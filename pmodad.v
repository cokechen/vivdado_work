==> flow/design.v <==
module ad7476_sample(
        input clk,rst,
        input  ADC_sdata0, ADC_sdata1,
        output reg ADC_sclk = 0,
        output reg ADC_csn = 0,
        output reg [11:0]  adc_res0 = 0, 
        output reg [11:0] adc_res1 = 0,
        output reg   adc_valid =0
    );
    reg [7:0] cntr = 0;
    always @ (posedge clk)  
        if (rst)cntr<=0;else if (cntr == 34) cntr<=0;else cntr<=cntr+1;
    always @ (posedge clk)
    case (cntr )
        0:  ADC_csn <= 0;
        33:  ADC_csn <= 1;
    endcase
    always @ (posedge clk)
    case (cntr)
        34,0,2,4,6,8,10,12,14,16,18,20,22,24,26,28,30,32,33 :ADC_sclk<=1;
        default ADC_sclk<=0;
    endcase
    always @ (posedge clk)
    case (cntr )
        10: adc_res0[11] <= ADC_sdata0 ;
        12:adc_res0[10] <= ADC_sdata0 ;
        14:adc_res0[9] <= ADC_sdata0 ;
        16:adc_res0[8] <= ADC_sdata0 ;
        18:adc_res0[7] <= ADC_sdata0 ;
        20:adc_res0[6] <= ADC_sdata0 ;
        22:adc_res0[5] <= ADC_sdata0 ;
        24:adc_res0[4] <= ADC_sdata0 ;
        26:adc_res0[3] <= ADC_sdata0 ;
        28:adc_res0[2] <= ADC_sdata0 ;
        30:adc_res0[1] <= ADC_sdata0 ;
        32:adc_res0[0] <= ADC_sdata0 ;
    endcase
    always @ (posedge clk)
    case (cntr )
        10: adc_res1[11] <= ADC_sdata1 ;
        12:adc_res1[10] <= ADC_sdata1 ;
        14:adc_res1[9] <= ADC_sdata1 ;
        16:adc_res1[8] <= ADC_sdata1 ;
        18:adc_res1[7] <= ADC_sdata1 ;
        20:adc_res1[6] <= ADC_sdata1 ;
        22:adc_res1[5] <= ADC_sdata1 ;
        24:adc_res1[4] <= ADC_sdata1 ;
        26:adc_res1[3] <= ADC_sdata1 ;
        28:adc_res1[2] <= ADC_sdata1 ;
        30:adc_res1[1] <= ADC_sdata1 ;
        32:adc_res1[0] <= ADC_sdata1 ;
    endcase
    always @ (posedge clk)adc_valid <= cntr == 32 ;
endmodule
 module pmodad(
        input clk,
        input  ADC_sdata0, ADC_sdata1,
        output  ADC_sclk,ADC_csn,
        output reg [11:0] data0,
        output reg [11:0] data1
    );
     wire     adc_valid;
     wire [11:0]adc_res0;
     wire [11:0]adc_res1;
   always@(posedge clk) begin
     if (adc_valid) begin
            data0<=adc_res0[11:0];
            data1<=adc_res1[11:0];
      end
   end
    ad7476_sample  u1(
                       .clk( clk )  ,
                       .rst( 1'b0 )  ,
                       .ADC_sdata0(ADC_sdata0  )  ,
                       .ADC_sdata1(ADC_sdata1  )  ,
                       .ADC_sclk(ADC_sclk  )  ,
                       .ADC_csn(ADC_csn  )  ,
                       .adc_res0(adc_res0  )  ,
                       .adc_res1(adc_res1  )  ,
                       .adc_valid(adc_valid  )
                   );                 
endmodule
== Tool chain data of pmodad ==
Tool output for the design above, in the order of the flow.
Line numbers count from 1 in the design file above.
Operators carry their Yosys type and port widths (W data, S select, Z words).
Cell names lack the library's common part.
A cell with -- has no value.
Set-up
  design top: pmodad
  clock input: clk
  standard-cell library: sky130hd
  timing corner: tt_025C_1v80

== Word-level counts ==
Source: Yosys, flattened and elaborated, memories not mapped. Widths are those after wreduce. Registers that Yosys merges into a memory's read port (data or address) are not register bits. Print and check cells do not count. Equal cells are merged and count once.
Memory sizes are those after Yosys's memory passes, which may raise the word count (mostly to a power of two), join words into wider ones and drop unused or constant bits.
Operators by class
  add/sub/neg operators: 1
  multipliers: 0
  divide/modulo/power cells: 0
  order comparisons: 0
  equal/unequal tests: 14
  shift-type cells: 0
  mux-type cells: 1
  bitwise operators: 0
  reduce/logical cells: 4
Operators by type and width (number)
  $eq A8 B5 Y1 const B: 8
  $eq A8 B4 Y1 const B: 3
  $eq A8 B6 Y1 const B: 3
  $add A8 B1 Y8 const B: 1
  $logic_not A8 Y1: 1
  $logic_not A2 Y1: 1
  $reduce_bool A2 Y1: 1
  $pmux W1 S2: 1
  $logic_not A1 Y1: 1
Storage and ports
  flip-flop bits (word level): 58
  latch bits: 0
  memory bits (writable): 0
  ROM bits: 64
  word width x clocked read ports: 1
  memories kept: 1
  bits of input ports: 3
  output and inout port bits: 26
  elaborated cells: 50
Memory list
  (no name shown): depth 64, bits a word 1, read ports 1, wr ports 0, line 19  | case (cntr)

== Depth ==
Depth = most cells in a row (Yosys ltp): at word level without a register or memory, in the mapped netlist without a sequential cell, where the memories' decode and read muxes count.
Depth
  word-level depth: 2
  ABC_AREA: 0
  mapped depth: 4
  gate-level depth less buffers: 4

== Netlist ==
Yosys stat after the flow's synthesis: flattened, memories mapped to cells. It holds for the ABC_AREA given above (unset counts as 0); a run with the other value may have another netlist.
Mapped netlist
  cells in the netlist: 117
  synthesis area: 2077.0 um^2
  sequential part of the area: 1671.6 um^2
  mapped flip-flops: 59
  buffer cells: 3
Cell types
  edfxtp_1: number 49, total area 1.47E+03 um^2
  dfxtp_1: number 10, total area 200.192 um^2
  ha_1: number 5, total area 62.56 um^2
  xnor2_1: number 5, total area 43.792 um^2
  nor2_1: number 10, total area 37.536 um^2
  nor3_1: number 5, total area 25.024 um^2
  nor4b_4: number 1, total area 23.773 um^2
  buf_6: number 2, total area 22.522 um^2
  nand3_1: number 4, total area 20.019 um^2
  and2_1: number 3, total area 18.768 um^2
  nand2_1: number 5, total area 18.768 um^2
  clkbuf_8: number 1, total area 13.763 um^2
  or4b_4: number 1, total area 13.763 um^2
  nand2b_1: number 2, total area 12.512 um^2
  and4_2: number 1, total area 10.01 um^2
  mux2i_1: number 1, total area 10.01 um^2
  nor4b_1: number 1, total area 8.758 um^2
  a21o_1: number 1, total area 7.507 um^2
Not listed: further types 9, cells in them 10.
The figures by module come from a second, unflattened synthesis with its own total; it is not the netlist above.
Unflattened totals
  cell total of the unflattened synthesis: 126
  area total of the unflattened synthesis: 2102.0 um^2
Each row is one instance without its submodules.
By module
  ad7476_sample: instances 1, cells 101, area 1377.6 um^2, seq. area 950.9 um^2
  pmodad: instances 1, cells 25, area 724.4 um^2, seq. area 720.7 um^2

== Timing after synthesis ==
Path of least setup slack by OpenSTA after synthesis, without wires, with an ideal clock, recovery checks aside; 20% of the period is set as input and as output delay. Where synthesis merged equal registers, the netlist keeps one of their names.
Timing path post-synthesis
  kind: flip-flop to flip-flop
  start: register u1.cntr[4]
  end: register u1.adc_res0[0]
  period: 1.69 ns
  library setup time: 0.300 ns
  launch time at the first pin: 0.000 ns
  arrival: 1.283 ns
  required time: 1.390 ns
  path slack: 0.107 ns
  delay of the path: 1.583 ns
  stages on the path: 5
  path buffers: 1
  period reached after synthesis: 1.583 ns
"delay of the path" = arrival - input delay + setup time.
"stages on the path": output pins that drive a net of the path, with the launching flip-flop's if there is one; two outputs of one cell count as two.
"period reached after synthesis" is the clock period less the worst setup slack; recovery checks do not enter. This is arithmetic on one report: input and output delays are still those of the set period (20% each).
The rows between start and end are the longest chain of elaborated cells between them; the timing report does not say that the signal goes this way. Where chains are equally long, one stands for them.
A line is the first line of the expression or statement that the cell stems from. Yosys adds cells for indexed reads and writes and turns some case tables into memories.
On the way, post-synthesis
  path through: dfxtp_1 > buf_6 > or4b_4 > nor3_1 > and2_1
  cells in the longest elaborated chain: 1
  elaborated cells on any way between the ends: 1
  classes of those cells: 1 x eq/ne
RTL lines, path post-synthesis
  from (decl): line 10  | reg [7:0] cntr = 0;
  from (assign): line 12  | if (rst)cntr<=0;else if (cntr == 34) cntr<=0;else cntr<=cntr+1;
  $eq A8 B6 Y1: line 24  | case (cntr )
  to (assign): line 36  | 32:adc_res0[0] <= ADC_sdata0 ;
  to (decl): line 6  | output reg [11:0]  adc_res0 = 0,

== Timing after layout ==
Path of least setup slack in the final report of entry B (OpenROAD, finished layout, wires in). Where an end is a register, its clock arrival counts in the times.
Timing path post-layout
  kind: flip-flop to output port
  start: register data1[11]
  end: output port data1[11]
  period: 2.92 ns
  output delay: 0.58 ns
  launch time at the first pin: 0.33 ns
  arrival: 1.21 ns
  required time: 2.34 ns
  path slack: 1.13 ns
  stages on the path: 2
  path buffers: 1
On the way, post-layout
  path through: edfxtp_1 > clkdlybuf4s50_1
  cells in the longest elaborated chain: 0
  elaborated cells on any way between the ends: 0
  RTL lines with such cells: 0
RTL lines, path post-layout
  from (decl): line 60  | output reg [11:0] data1
  from (assign): line 68  | data1<=adc_res1[11:0];
  to (decl): line 60

Subject: pmodad on sky130hd, stored results

Hello all,

Design pmodad on sky130hd. What follows are 2 stored runs of the flow, each under its own settings; their order means nothing. The constraints put input and output delay at 20% of the set period each and load the outputs with 0.01 pF.
By "achieved clock period (ns)" is meant the clock period of the run minus its worst setup slack. This is arithmetic on one report: input and output delays are still those of the set period (20% each).
By "worst setup path time (ns)" is meant the share of the clock period that the worst setup path is allowed (20% is reserved at inputs, 20% at outputs), minus its slack. Clock arrival times at its registers enter into it.
"finish__power__total" rests on the timing tool's default activity at the inputs, not on a simulated workload.

Flow files of entry A
==> flow/run.sh <==
#!/bin/bash
# the make line also repeats the synthesis and layout settings of config.mk as NAME=value (left out here)
make -C /OpenROAD-flow-scripts/flow DESIGN_CONFIG=/design/flow/config.mk WORK_HOME=/design/flow/orfs CLKGATE_MAP_FILE= finish
==> flow/config.mk <==
export PLATFORM = sky130hd
export DESIGN_NAME = pmodad
export DESIGN_NICKNAME = pmodad
export VERILOG_FILES = /design/flow/design.v
export SDC_FILE = /design/flow/constraint.sdc
export NUM_CORES = 4
export LEC_CHECK = 0
export CAP_MARGIN = 20
export CELL_PAD_IN_SITES_DETAIL_PLACEMENT = 2
export CORE_ASPECT_RATIO = 1.57
export CORE_MARGIN = 2
export CORE_UTILIZATION = 53
export CTS_CLUSTER_DIAMETER = 170
export GPL_TIMING_DRIVEN = 1
export PLACE_DENSITY = 0.62
export SETUP_SLACK_MARGIN = 0.2
export SLEW_MARGIN = 20
==> flow/constraint.sdc <==
create_clock -name core_clock -period 3.0 [get_ports {clk}]
set_input_delay 0.6000 -clock core_clock [delete_from_list [all_inputs] [get_ports {clk}]]
set_output_delay 0.6000 -clock core_clock [all_outputs]
set_load 0.01 [all_outputs]

report of entry A: did not finish, cts, DPL-0033

Flow files of entry B
==> flow/run.sh <==
#!/bin/bash
# the make line also repeats the synthesis and layout settings of config.mk as NAME=value (left out here)
make -C /OpenROAD-flow-scripts/flow DESIGN_CONFIG=/design/flow/config.mk WORK_HOME=/design/flow/orfs CLKGATE_MAP_FILE= finish
==> flow/config.mk <==
export PLATFORM = sky130hd
export DESIGN_NAME = pmodad
export DESIGN_NICKNAME = pmodad
export VERILOG_FILES = /design/flow/design.v
export SDC_FILE = /design/flow/constraint.sdc
export NUM_CORES = 4
export LEC_CHECK = 0
export CAP_MARGIN = 20
export CELL_PAD_IN_SITES_DETAIL_PLACEMENT = 2
export CELL_PAD_IN_SITES_GLOBAL_PLACEMENT = 1
export CORE_MARGIN = 4
export CORE_UTILIZATION = 35
export CTS_CLUSTER_SIZE = 86
export GPL_TIMING_DRIVEN = 0
export PLACE_DENSITY_LB_ADDON = 0.06
export SETUP_SLACK_MARGIN = 0.58
export SLEW_MARGIN = 5
==> flow/constraint.sdc <==
create_clock -name core_clock -period 2.92 [get_ports {clk}]
set_input_delay 0.5840 -clock core_clock [delete_from_list [all_inputs] [get_ports {clk}]]
set_output_delay 0.5840 -clock core_clock [all_outputs]
set_load 0.01 [all_outputs]

report of entry B
yosys chip area after synthesis (um^2): 2077.0
finish__design__die__area: 7230.9
finish__design__instance__area__stdcell: 2625.0
finish__design__instance__utilization: 0.4653
finish__timing__setup__ws: 1.129
finish__timing__setup__tns: 0.000
finish__timing__hold__ws: 0.423
finish__power__total: 1.593e-03
achieved clock period (ns): 1.791
worst setup path time (ns): 1.21
worst setup path kind: flip-flop to output port

Thanks
